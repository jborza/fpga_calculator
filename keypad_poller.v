==> flow/design.v <==
`timescale 1ns / 1ps
module keypad_poller(
	input clk,
	input reset,  
	input [3:0] keypad_row_in,  
	output reg [3:0] keypad_col_out,
	output reg [3:0] row_out,
	output reg key_pressed
);
localparam [2:0]
	state_init      = 3'd0,
	state_shift_column  = 3'd1,  
	state_wait_debounce = 3'd2,
	state_check_row = 3'd3,
	state_next_row  = 3'd4,
	state_wait_hold   = 3'd5,
	state_check_row2= 3'd6,
	state_return    = 3'd7;
localparam [3:0] NO_KEY = 4'b0000;
reg [2:0] state;
reg [15:0] timer_counter;
localparam [15:0] 
	ticks_hold = 19'd24000,      
	ticks_debounce = 19'd120000;  
always @(posedge clk or posedge reset) 
begin
	if(reset) begin
		row_out <= NO_KEY;
		state <= state_init;
		keypad_col_out <= 4'b0001;
		key_pressed <= 1'b0;
	end else begin
		case(state)
			state_init:
				begin
					row_out <= NO_KEY;
					state <= state_shift_column;
					key_pressed <= 1'b0;
				end
			state_shift_column:
				begin
					keypad_col_out <= { keypad_col_out[2:0], keypad_col_out[3] };
					timer_counter <= 15'h0;
					state <= state_wait_debounce;
				end
			state_wait_debounce:
				begin
					timer_counter <= timer_counter + 1;
					if(timer_counter == ticks_debounce)
						state <= state_check_row;
				end
			state_check_row:
				if(keypad_row_in == NO_KEY) 
					state <= state_shift_column;
				else begin
					row_out <= keypad_row_in;
					state <= state_wait_hold;
					timer_counter <= 15'h0;
				end
			state_wait_hold:
				begin
					timer_counter <= timer_counter + 1;
					if(timer_counter == ticks_hold)
						state <= state_check_row2;
				end
			state_check_row2:
				begin
					if (keypad_row_in != NO_KEY)
					begin
						state <= state_wait_hold;
						key_pressed <= 1'b1;
					end else
					begin
						state <= state_init;
					end
				end
		endcase
	end
end
endmodule
Reports on keypad_poller:

The steps from the RTL of keypad_poller to its reports follow in flow order.
Line numbers count from 1 in the design file above.
Library cell names are shortened.
The mark n/a stands for no value.

* top: keypad_poller
* clock port: clk
* cell library: sky130hd
* timing corner: tt_025C_1v80

Elaborated design:

Yosys after proc, flatten, opt, wreduce and memory -nomap, before mapping. Memory bits, and registers merged into a memory's read port (data or address), are not among the register bits. Print and check cells are not counted. Equal cells are merged and count once.

* $add $sub $neg: 1
* multiply operators: 0
* div/mod/pow operators: 0
* $lt $le $gt $ge: 0
* eq/ne operators: 11
* shift-type cells: 0
* muxes and demuxes: 11
* bitwise operators: 1
* reductions and logical operators: 12

Operator list (number)
* 16-bit case mux with 3-bit select: 1
* 3-bit case mux with 6-bit select: 1
* 16-bit by 1-bit adder with 16-bit output (second input constant): 1
* 16-bit by 15-bit == test with 1-bit output (second input constant): 1
* 16-bit == test (second input constant): 1
* 16-bit 2-to-1 mux: 1
* 3-bit 2-to-1 mux: 4
* 2-bit inequality test (second input constant): 4
* 4-bit case mux with 2-bit select: 1
* 3-bit by 2-bit == test with 1-bit output (second input constant): 2
* 3-bit == test (second input constant): 2
* 3-bit AND reduction: 2
* 6-bit nonzero test: 1
* 2-bit AND reduction: 2
* 2-bit nonzero test: 2
* 4-bit zero test: 1
* 4-bit nonzero test: 1
* 4-bit 2-to-1 mux: 1
* 3-bit by 1-bit == test with 1-bit output (second input constant): 1
* 3-bit zero test: 1
* 3-bit nonzero test: 1
* 2-bit OR reduction: 1
* 1-bit case mux with 2-bit select: 1
* 1-bit inverter: 1
* 1-bit 2-to-1 mux: 1

* register bits after elaboration: 28
* bits in latches: 0
* bits in writable memories: 0
* memory bits (read-only): 0
* word width x clocked read ports: 0
* memories: 0
* bits of input ports: 6

Logic depth:

Longest topological path by Yosys (ltp), each cell counted once; first at word level (registers and memories cut), then after technology mapping (sequential cells cut; the memories' decode and read muxes count).

* depth after elaboration: 4
* ABC_AREA: 0
* mapped depth: 5
* gate-level depth less buffers: 5

Synthesis result:

Yosys stat after the flow's synthesis: flattened, memories mapped to cells. It holds for the ABC_AREA given above (unset counts as 0); a run with the other value may have another netlist.

* standard cells after synthesis: 132
* synthesis area: 1522.7 um2
* mapped flip-flops: 31
* buffers: 4

Cell types
* edfxtp_1: number 16, area in all 480.461 um2
* dfrtp_1: number 13, area in all 325.312 um2
* dfstp_2: number 2, area in all 52.55 um2
* mux2_2: number 4, area in all 45.043 um2
* a21oi_1: number 8, area in all 40.038 um2
* nor2_1: number 10, area in all 37.536 um2
* a22o_1: number 4, area in all 35.034 um2
* inv_1: number 9, area in all 33.782 um2
* mux2i_1: number 3, area in all 30.029 um2
* o31ai_1: number 4, area in all 30.029 um2
* or4_1: number 4, area in all 30.029 um2
* nand2_1: number 7, area in all 26.275 um2
* ha_1: number 2, area in all 25.024 um2
* nand4_2: number 2, area in all 25.024 um2
* nor4_1: number 4, area in all 25.024 um2
* a21o_1: number 3, area in all 22.522 um2
* nand3_1: number 4, area in all 20.019 um2
* o21ai_0: number 4, area in all 20.019 um2

Other cell types: 19; their cells: 29.

Path before layout:

OpenSTA on the mapped netlist: ideal clock, no wires. The path of least setup slack (recovery checks aside). Input and output delay are each 20% of the period. Register names are those of the netlist, which keeps one name where synthesis merged equal registers.

* kind: input to register
* from: in keypad_row_in[1]
* to: reg timer_counter[0]
* clock period: 3350 ps
* input delay: 670 ps
* setup time: 417 ps
* launch time at the first pin: 670 ps
* arrival: 2084 ps
* data required time: 2933 ps
* setup slack: 849 ps
* path delay: 1831 ps
* stages: 2
* period reached after synthesis: 2501 ps

"path delay" is the arrival time less input delay plus setup time.
"stages" counts driving pins, that of a launching flip-flop among them; a cell with two outputs on the path counts twice.
"period reached after synthesis" is the clock period less the worst setup slack; recovery checks do not enter. This is arithmetic on one report: input and output delays are still those of the set period (20% each).
The rows between start and end are the longest chain of elaborated cells between them; the timing report does not say that the signal goes this way. Where chains are equally long, one stands for them.
Each line given opens the expression or statement behind the cell; cells for indexed reads and writes are added by Yosys, which also makes memories of some case tables.
At most two assigning lines are given for a register; there are more.
The path ends at the enable pin of a flip-flop; only ways to that pin are counted.

* cells stage by stage: nor4_2 > a221oi_1
* cells in the longest elaborated chain: 3
* elaborated cells on any way between the ends: 3
* classes of those cells: eq/ne: 1; reduce/logical: 2

RTL lines, path after synthesis
* start: declaration: line 5 `input [3:0] keypad_row_in,`
* 4-bit zero test: line 53 `if(keypad_row_in == NO_KEY)`
* 2-bit inequality test
* 3-bit AND reduction
* end: assignment: line 48 `timer_counter <= timer_counter + 1;`
* end: assignment: line 62 `timer_counter <= timer_counter + 1;`
* end: declaration: line 21 `reg [15:0] timer_counter;`

Path in the finished layout:

Path of least setup slack in the final report of flow run 1 (OpenROAD, finished layout, wires in). Where an end is a register, its clock arrival counts in the times.
The report prints the path's times to 10 ps; the period is as set.

* kind: input to register
* from: in keypad_row_in[2]
* to: reg timer_counter[9]
* clock period: 2730 ps
* input delay: 550 ps
* setup time: 230 ps
* launch time at the first pin: 550 ps
* arrival: 2130 ps
* data required time: 2770 ps
* setup slack: 640 ps
* stages: 4

The rows between start and end are the longest chain of elaborated cells between them; the timing report does not say that the signal goes this way. Where chains are equally long, one stands for them.
At most two assigning lines are given for a register; there are more.
The path ends at the enable pin of a flip-flop; only ways to that pin are counted.

* cells stage by stage: clkdlybuf4s50_1 > nor4_2 > a221oi_4 > buf_8
* cells in the longest elaborated chain: 3
* elaborated cells on any way between the ends: 3
* classes of those cells: eq/ne: 1; reduce/logical: 2

RTL lines, path after layout
* start: declaration: line 5 `input [3:0] keypad_row_in,`
* 4-bit zero test: line 53 `if(keypad_row_in == NO_KEY)`
* 2-bit inequality test
* 3-bit AND reduction
* end: assignment: line 48 `timer_counter <= timer_counter + 1;`
* end: assignment: line 62 `timer_counter <= timer_counter + 1;`
* end: declaration: line 21 `reg [15:0] timer_counter;`

Appendix: measured runs

Settings and measured results of 2 stored flow runs for module keypad_poller (sky130hd), not sorted in any way. The constraints put input and output delay at 20% of the set period each and load the outputs with 0.01 pF.
"critical setup path time": the worst setup path's part of the clock period (all of it between registers, 20% less for each end at a port) less its slack. A launch clock that arrives late makes it longer, a capture clock that arrives late makes it shorter.
"critical setup path time" is given in steps of 10 ps.

### Flow run 1

Settings: `period_ns=2.73`, `CORE_UTILIZATION=30`, `PLACE_DENSITY_LB_ADDON=0.04`, `CORE_ASPECT_RATIO=1.03`, `TNS_END_PERCENT=100`, `GPL_TIMING_DRIVEN=0`, `CTS_CLUSTER_DIAMETER=355`, `SLEW_MARGIN=15`, `CAP_MARGIN=20`, `CORE_MARGIN=2`

- Smallest setup slack: 643 ps
- Std-cell area (final layout): 1874.3 um2
- Total negative slack: 0 ps
- Critical setup path time: 1540 ps
- Type of the worst setup path: input to register
- Smallest hold slack: 498 ps
- Post-route utilization: 0.382
- Area inside the die boundary: 5661.8 um2
- Chip area in the Yosys report: 1522.7 um2

### Flow run 2

Settings: `period_ns=3.38`, `CORE_UTILIZATION=30`, `SETUP_SLACK_MARGIN=0.03`, `CORE_ASPECT_RATIO=1.46`, `CELL_PAD_IN_SITES_DETAIL_PLACEMENT=0`, `ABC_AREA=1`, `GPL_ROUTABILITY_DRIVEN=1`, `SLEW_MARGIN=20`, `MIN_ROUTING_LAYER=met2`, `CAP_MARGIN=20`, `CORE_MARGIN=2`

- Post-route utilization: 0.37
- Critical setup path time: 1360 ps
- Type of the worst setup path: register to output
- Total negative slack: 0 ps
- Smallest setup slack: 1346 ps
- Chip area in the Yosys report: 1597.8 um2
- Std-cell area (final layout): 1924.3 um2
- Smallest hold slack: 468 ps
- Area inside the die boundary: 5935.9 um2
