==> flow/design.v <==
`timescale 1ns / 1ps
module integer_divider #(parameter SIZE=10) (
	input clk,
	input reset,
	input [SIZE-1:0] numerator,
	input [SIZE-1:0] denominator,
	input start,
	output [SIZE-1:0] quotient,
	output [SIZE-1:0] remainder,
	output reg done
 );
reg [SIZE-1:0] n;
reg [SIZE-1:0] d;
reg [SIZE-1:0] q;  
reg busy;
always @(posedge clk or posedge reset) 
begin
	if(reset) begin
		n <= 0;
		d <= 0;
		q <= 0;
		done <= 1'b0;
	end
	else begin
		if(start) begin
			n <= numerator;
			d <= denominator;
			busy <= 1'b1;
			done <= 1'b0;
		end 
		else if(busy) begin
			if(n >= d) begin
				q <= q + 1;
				n <= n - d;
			end
			else begin
				busy <= 1'b0;
				done <= 1'b1;
			end
		end
	end
end
assign quotient = q;
assign remainder = n;
endmodule
# Step by step through the tools: integer_divider
# The steps from the RTL of integer_divider to its reports follow in flow order.
# Lines are those of the file above, counted from 1.
# Operators carry their Yosys type and port widths (W data, S select, Z words).
# Cell names lack the library's common part.
# Not given: -
[design]
top_module = "integer_divider"
clock = "clk"
lib = "sky130hd"
corner = "tt_025C_1v80"

# Word-level counts
# Counts by Yosys on the flattened word-level netlist (proc, flatten, opt, wreduce; memories kept). Register bits leave out memories and registers merged into their read ports (data or address). Print and check cells are left out. Cells with the same type and inputs are merged into one.
[classes]
addsub = 2
cmp = 1
n_eq = 1
n_mux = 8
n_logic = 1
n_reduce_logical = 5
[ops]
columns = ["operator", "count"]
rows = [
  ["$mux W10", 3],
  ["$add A10 B1 Y10 const B", 1],
  ["$sub A10 B10 Y10", 1],
  ["$ge A10 B10 Y1", 1],
  ["$mux W1", 5],
  ["$reduce_and A2 Y1", 2],
  ["$reduce_bool A2 Y1", 2],
  ["$reduce_and A3 Y1", 1],
  ["$ne A2 B2 Y1 const B", 1],
  ["$not A1 Y1", 1],
]
[word_totals]
register_bits = 32
wordCells = 23

# Depth
# Yosys ltp: most cells in a row. Word level: on the elaborated netlist, between registers, memories and ports. Mapped: between sequential cells and ports; inverters and the memories' decode and read muxes count.
[depth]
ltp_word = 4
ABC_AREA = 0
ltp_mapped = 10
ltp_nobuf = 9

# After synthesis
# Yosys stat after the flow's synthesis: flattened, memories mapped to cells. It holds for the ABC_AREA given above (unset counts as 0); a run with the other value may have another netlist.
[types]
columns = ["type", "count"]
rows = [
  ["dfrtp_1", 31],
  ["ha_1", 11],
  ["xor2_1", 10],
  ["nand2_1", 21],
  ["o21ai_0", 14],
  ["xnor2_1", 6],
  ["inv_1", 13],
  ["mux2i_1", 4],
  ["a21oi_1", 7],
  ["nor4_1", 5],
  ["a221o_1", 3],
  ["edfxtp_1", 1],
  ["o21ai_1", 6],
  ["a221oi_4", 1],
  ["and3b_1", 3],
  ["buf_6", 2],
  ["mux2_1", 2],
  ["mux2_2", 2],
]
# Not listed: further types 22, cells in them 40.
[mapped]
cell_count = 182
yosys_area_mm2 = 0.0018268
sequential_area_mm2 = 0.0008058
flip_flops = 32

# Timing after synthesis
# OpenSTA on the mapped netlist: ideal clock, no wires. The path of least setup slack (recovery checks aside). Input and output delay are each 20% of the period. Register names are those of the netlist, which keeps one name where synthesis merged equal registers.
[synth_timing]
path_type = "register to register"
start = "reg n[0]"
end = "reg n[1]"
tclk_ns = 2.42
launch_ns = 0.000
t_arrival_ns = 2.408
t_required_ns = 2.344
slack_ns = -0.065
delay_ns = 2.484
path_stages = 11
path_buffers = 1
synth_period_reached_ns = 2.485
# "delay_ns" = arrival - input delay + setup time.
# "path_stages" counts driving pins, that of a launching flip-flop among them; a cell with two outputs on the path counts twice.
# "synth_period_reached_ns" = period - worst setup slack (recovery checks aside). The figure is calculated, with input and output delays left at 20% of the set period.
# Between the ends stands the longest chain of elaborated cells between them, by number of cells; it is not shown to be the way that was timed. Of several equally long chains one is given.
# A line is the first line of the expression or statement that the cell stems from. Yosys adds cells for indexed reads and writes and turns some case tables into memories.
# A register here has more assigning lines than the two given.
[synth_via]
path_cell_list = "dfrtp_1 > inv_1 > ha_1 > fa_1 > nor2b_4 > o31a_1 > o311a_1 > a221oi_4 > buf_6 > mux2_1 > o21ai_1"
elab_chain_len = 4
cone_cells = 7
cone_classes = "add/sub: 1; compare: 1; mux: 3; reduce/logical: 2"
[synth_lines]
columns = ["element", "line", "rtl"]
rows = [
  ["start: declaration", 12, "reg [SIZE-1:0] n;"],
  ["start: assignment", 26, "n <= numerator;"],
  ["start: assignment", 34, "n <= n - d;"],
  ["$sub A10 B10 Y10", 34, ""],
  ["$mux W10", 32, "if(n >= d) begin"],
  ["$mux W10", 31, "else if(busy) begin"],
  ["$mux W10", 25, "if(start) begin"],
  ["end: assignment", 26, ""],
  ["end: assignment", 34, ""],
  ["end: declaration", 12, ""],
]

# Timing after layout
# From the final timing report of run A: the path of least setup slack in the routed layout; clock arrival at registers is part of the times.
[layout_timing]
path_type = "register to register"
start = "reg n[0]"
end = "reg n[9]"
tclk_ns = 2.99
launch_ns = 0.28
t_arrival_ns = 2.78
t_required_ns = 3.16
slack_ns = 0.38
path_stages = 11
path_buffers = 1
# Between the ends stands the longest chain of elaborated cells between them, by number of cells; it is not shown to be the way that was timed. Of several equally long chains one is given.
# A register here has more assigning lines than the two given.
[layout_via]
path_cell_list = "dfrtp_1 > inv_1 > ha_2 > fa_2 > nor2b_4 > o31a_1 > o311a_1 > a221oi_4 > buf_4 > nor2_2 > a221o_1"
elab_chain_len = 4
cone_cells = 7
cone_classes = "add/sub: 1; compare: 1; mux: 3; reduce/logical: 2"
[layout_lines]
columns = ["element", "line", "rtl"]
rows = [
  ["start: declaration", 12, "reg [SIZE-1:0] n;"],
  ["start: assignment", 26, "n <= numerator;"],
  ["start: assignment", 34, "n <= n - d;"],
  ["$sub A10 B10 Y10", 34, ""],
  ["$mux W10", 32, "if(n >= d) begin"],
  ["$mux W10", 31, "else if(busy) begin"],
  ["$mux W10", 25, "if(start) begin"],
  ["end: assignment", 26, ""],
  ["end: assignment", 34, ""],
  ["end: declaration", 12, ""],
]

# integer_divider through Yosys and OpenROAD on sky130hd: 2 stored runs, unordered, with their settings and measured results. The constraints put input and output delay at 20% of the set period each and load the outputs with 0.01 pF.
# "achieved_period_ns" = clock period - worst setup slack. The figure is calculated, with input and output delays left at 20% of the set period.
# "worst_path_ns" means the part of the period allowed to the worst setup path (the constraints hold back 20% at inputs and 20% at outputs) less its slack; where the path has registers, the arrival times of their clocks count too.
# "totalPower_uw" rests on the timing tool's default activity at the inputs, not on a simulated workload.

[[run]]
name = "run A"
[run.settings]
period_ns = 2.99
SETUP_SLACK_MARGIN = 0.23
CAP_MARGIN = 20
CORE_MARGIN = 2
CORE_UTILIZATION = 40
SLEW_MARGIN = 20
[run.results]
yosys.chip_area_mm2 = 0.0018268
achieved_period_ns = 2.610
final_cell_area_mm2 = 0.0024398
final_hold_ws_ns = 0.473
worst_path_ns = 2.61
worstPathKind = "register to register"
ws_setup_ns = 0.380
totalPower_uw = 1952
fin_util_frac = 0.557
setupTns_ns = 0.000
die_area_mm2 = 0.0051237

[[run]]
name = "run B"
[run.settings]
period_ns = 3.26
CORE_UTILIZATION = 46
SETUP_SLACK_MARGIN = 0.23
PLACE_DENSITY = 0.45
CELL_PAD_IN_SITES_GLOBAL_PLACEMENT = 3
CTS_CLUSTER_DIAMETER = 129
MAX_ROUTING_LAYER = "met5"
CAP_MARGIN = 20
CORE_MARGIN = 2
SLEW_MARGIN = 20
[run.results]
outcome = "no final report: placement broke off with GPL-0301"
